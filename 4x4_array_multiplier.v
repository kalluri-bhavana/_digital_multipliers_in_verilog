==> flow/design.v <==
module ved4b (
  input  wire [3:0] a,
  input  wire [3:0] b,
  input  wire       clk,
  output reg  [7:0] P
);
  wire z0, z1, z2, z3;
  wire z4, z5, z6, z7;
  wire z8, z9, z10, z11;
  wire z12, z13, z14, z15;
  and (z0,  a[0], b[0]);
  and (z1,  a[0], b[1]);
  and (z2,  a[0], b[2]);
  and (z3,  a[0], b[3]);
  and (z4,  a[1], b[0]);
  and (z5,  a[1], b[1]);
  and (z6,  a[1], b[2]);
  and (z7,  a[1], b[3]);
  and (z8,  a[2], b[0]);
  and (z9,  a[2], b[1]);
  and (z10, a[2], b[2]);
  and (z11, a[2], b[3]);
  and (z12, a[3], b[0]);
  and (z13, a[3], b[1]);
  and (z14, a[3], b[2]);
  and (z15, a[3], b[3]);
  wire p0 = z0;
  wire p1, c1;
  xor (p1, z4, z1);
  and (c1, z4, z1);
  wire s2a, c2a1, c2a2, c2a;
  xor (s2a, z8, z5);
  and (c2a1, z8, z5);
  wire s2b;
  xor (s2b, s2a, z2);
  and (c2a2, s2a, z2);
  or  (c2a, c2a1, c2a2);
  wire p2, c2b;
  xor (p2, s2b, c1);
  and (c2b, s2b, c1);
  wire s3a, c3a1, c3a2, c3a;
  xor (s3a, z12, z9);
  and (c3a1, z12, z9);
  wire s3b;
  xor (s3b, s3a, z6);
  and (c3a2, s3a, z6);
  or  (c3a, c3a1, c3a2);
  wire s3c, c3b1, c3b2, c3b;
  xor (s3c, s3b, z3);
  and (c3b1, s3b, z3);
  wire s3d;
  xor (s3d, s3c, c2a);
  and (c3b2, s3c, c2a);
  or  (c3b, c3b1, c3b2);
  wire p3, c3c;
  xor (p3, s3d, c2b);
  and (c3c, s3d, c2b);
  wire s4a, c4a1, c4a2, c4a;
  xor (s4a, z13, z10);
  and (c4a1, z13, z10);
  wire s4b;
  xor (s4b, s4a, z7);
  and (c4a2, s4a, z7);
  or  (c4a, c4a1, c4a2);
  wire s4c, c4b1, c4b2, c4b;
  xor (s4c, s4b, c3a);
  and (c4b1, s4b, c3a);
  wire s4d;
  xor (s4d, s4c, c3b);
  and (c4b2, s4c, c3b);
  or  (c4b, c4b1, c4b2);
  wire p4, c4c;
  xor (p4, s4d, c3c);
  and (c4c, s4d, c3c);
  wire s5a, c5a1, c5a2, c5a;
  xor (s5a, z14, z11);
  and (c5a1, z14, z11);
  wire s5b;
  xor (s5b, s5a, c4a);
  and (c5a2, s5a, c4a);
  or  (c5a, c5a1, c5a2);
  wire p5, c5b1, c5b2, c5b;
  xor (p5, s5b, c4b);
  and (c5b1, s5b, c4b);
  wire s5c;
  xor (s5c, p5, c4c);  
  and (c5b2, p5, c4c);
  or  (c5b, c5b1, c5b2);
  wire p6, c6a1, c6a2, p7;
  xor (p6, z15, c5a);
  and (c6a1, z15, c5a);
  wire s6b;
  xor (s6b, p6, c5b);
  and (c6a2, p6, c5b);
  or  (p7, c6a1, c6a2);  
  wire [7:0] p_comb = {p7, s6b, s5c, p4, p3, p2, p1, p0};
  always @(posedge clk) begin
    P <= p_comb;
  end
endmodule
# == From RTL to reports: ved4b ==
# Tool output for the design above, in the order of the flow.
# Line numbers count from 1 in the design file above.
# Operators: Yosys type, input widths -> output width; for muxes data width and select width s.
# Cell names lack the library's common part.
# Not given: --
# inputs
top,ved4b
clk_port,clk
library,sky130hd
lib_corner,tt_025C_1v80

# == Word level ==
# Source: Yosys, flattened and elaborated, memories not mapped. Widths are those after wreduce; folded enables and synchronous resets count as part of the registers. Registers that Yosys merges into a memory's read port (data or address) are not register bits. Print and check cells do not count. Equal cells are merged and count once.
# op_classes
n_addsub,0
mul,0
n_div,0
compare,0
equal,0
n_shift,0
muxes,0
n_logic,64
reduce_and_logical,0
# op_table
cell,n
$and 1x1->1,36
$xor 1x1->1,20
$or 1x1->1,8
# bits
register_bits,8
latchBits,0
ram_bits,0
rom_bits,0
clocked_rd_ports_x_width,0
n_memories,0
in_bits,9
word_cells,65

# == Logic depth ==
# Depth = most cells in a row (Yosys ltp): at word level without a register or memory, in the mapped netlist without a sequential cell, where the memories' decode and read muxes count.
# depth
depth_word,13
ABC_AREA,0
ltp_mapped,11

# == Mapped cells and area ==
# Yosys stat after the flow's synthesis: flattened, memories mapped to cells. It holds for the ABC_AREA given above (unset counts as 0); a run with the other value may have another netlist.
# The area totals of this step are shown rounded.
# synth_totals
cell_count,46
mapped_area_um2,493.0
ff_cells,8
# types
cell_type,n,type_area_um2
dfxtp_1,8,160.154
fa_1,8,160.154
and2_1,10,62.56
ha_1,4,50.048
inv_1,10,37.536
nand2_1,6,22.522

# == Path before layout ==
# Path of least setup slack by OpenSTA after synthesis, without wires, with an ideal clock, recovery checks aside; 20% of the period is set as input and as output delay. Where synthesis merged equal registers, the netlist keeps one of their names.
# synth_timing
kind,input -> register
from,input port a[3]
to,register P[6]
clock_period_ns,3.68
in_delay_ns,0.736
launch_ns,0.736
arrival_time_ns,3.026
slack_ns,0.522
path_delay_ns,2.421
stages,10
period_less_setup_slack_ns,3.158
# "path_delay_ns" is the arrival time less input delay plus setup time.
# "stages": output pins that drive a net of the path, with the launching flip-flop's if there is one; two outputs of one cell count as two.
# "period_less_setup_slack_ns" is the clock period less the worst setup slack; recovery checks do not enter. This is arithmetic on one report: input and output delays are still those of the set period (20% each).
# The rows between start and end are the longest chain of elaborated cells between them; the timing report does not say that the signal goes this way. Where chains are equally long, one stands for them.
# Each line given opens the expression or statement behind the cell; cells for indexed reads and writes are added by Yosys, which also makes memories of some case tables.
# synth_via
cell_sequence,nand2_1 > fa_1 > fa_1 > inv_1 > fa_1 > ha_1 > inv_1 > fa_1 > inv_1 > fa_1
elab_chain_len,12
# synth_rtl
item,line_no,text
start: declaration,2,"input  wire [3:0] a,"
$and 1x1->1,23,"and (z12, a[3], b[0]);"
$xor 1x1->1,42,"xor (s3a, z12, z9);"
$xor 1x1->1,45,"xor (s3b, s3a, z6);"
$xor 1x1->1,49,"xor (s3c, s3b, z3);"
$and 1x1->1,53,"and (c3b2, s3c, c2a);"
$or 1x1->1,54,"or  (c3b, c3b1, c3b2);"
$and 1x1->1,70,"and (c4b2, s4c, c3b);"
$or 1x1->1,71,"or  (c4b, c4b1, c4b2);"
$xor 1x1->1,83,"xor (p5, s5b, c4b);"
$and 1x1->1,87,"and (c5b2, p5, c4c);"
$or 1x1->1,88,"or  (c5b, c5b1, c5b2);"
$xor 1x1->1,93,"xor (s6b, p6, c5b);"
end: assignment,98,P <= p_comb;
end: declaration,5,output reg  [7:0] P

# module ved4b, platform sky130hd, 2 stored runs of the flow under differing settings, order arbitrary. Input and output delays are each 20% of the period that was set; the output load is 0.01 pF.
# Settings: -- = not set for that run.
run,period_ns,CORE_UTILIZATION,SETUP_SLACK_MARGIN,PLACE_DENSITY,CORE_ASPECT_RATIO,CELL_PAD_IN_SITES_GLOBAL_PLACEMENT,ABC_AREA,GPL_ROUTABILITY_DRIVEN,CTS_CLUSTER_DIAMETER,CAP_MARGIN,CORE_MARGIN,SLEW_MARGIN,CTS_CLUSTER_SIZE,MAX_ROUTING_LAYER
record 1,5.64,65,1.07,0.88,1.14,0,0,0,270,20,2,20,--,--
record 2,3.94,66,0.13,0.88,--,--,--,0,--,0,2,20,10,met4
# Record 1: stopped before the end: floorplanning reported PDN-0185
# Record 2: stopped before the end: floorplanning reported PDN-0185
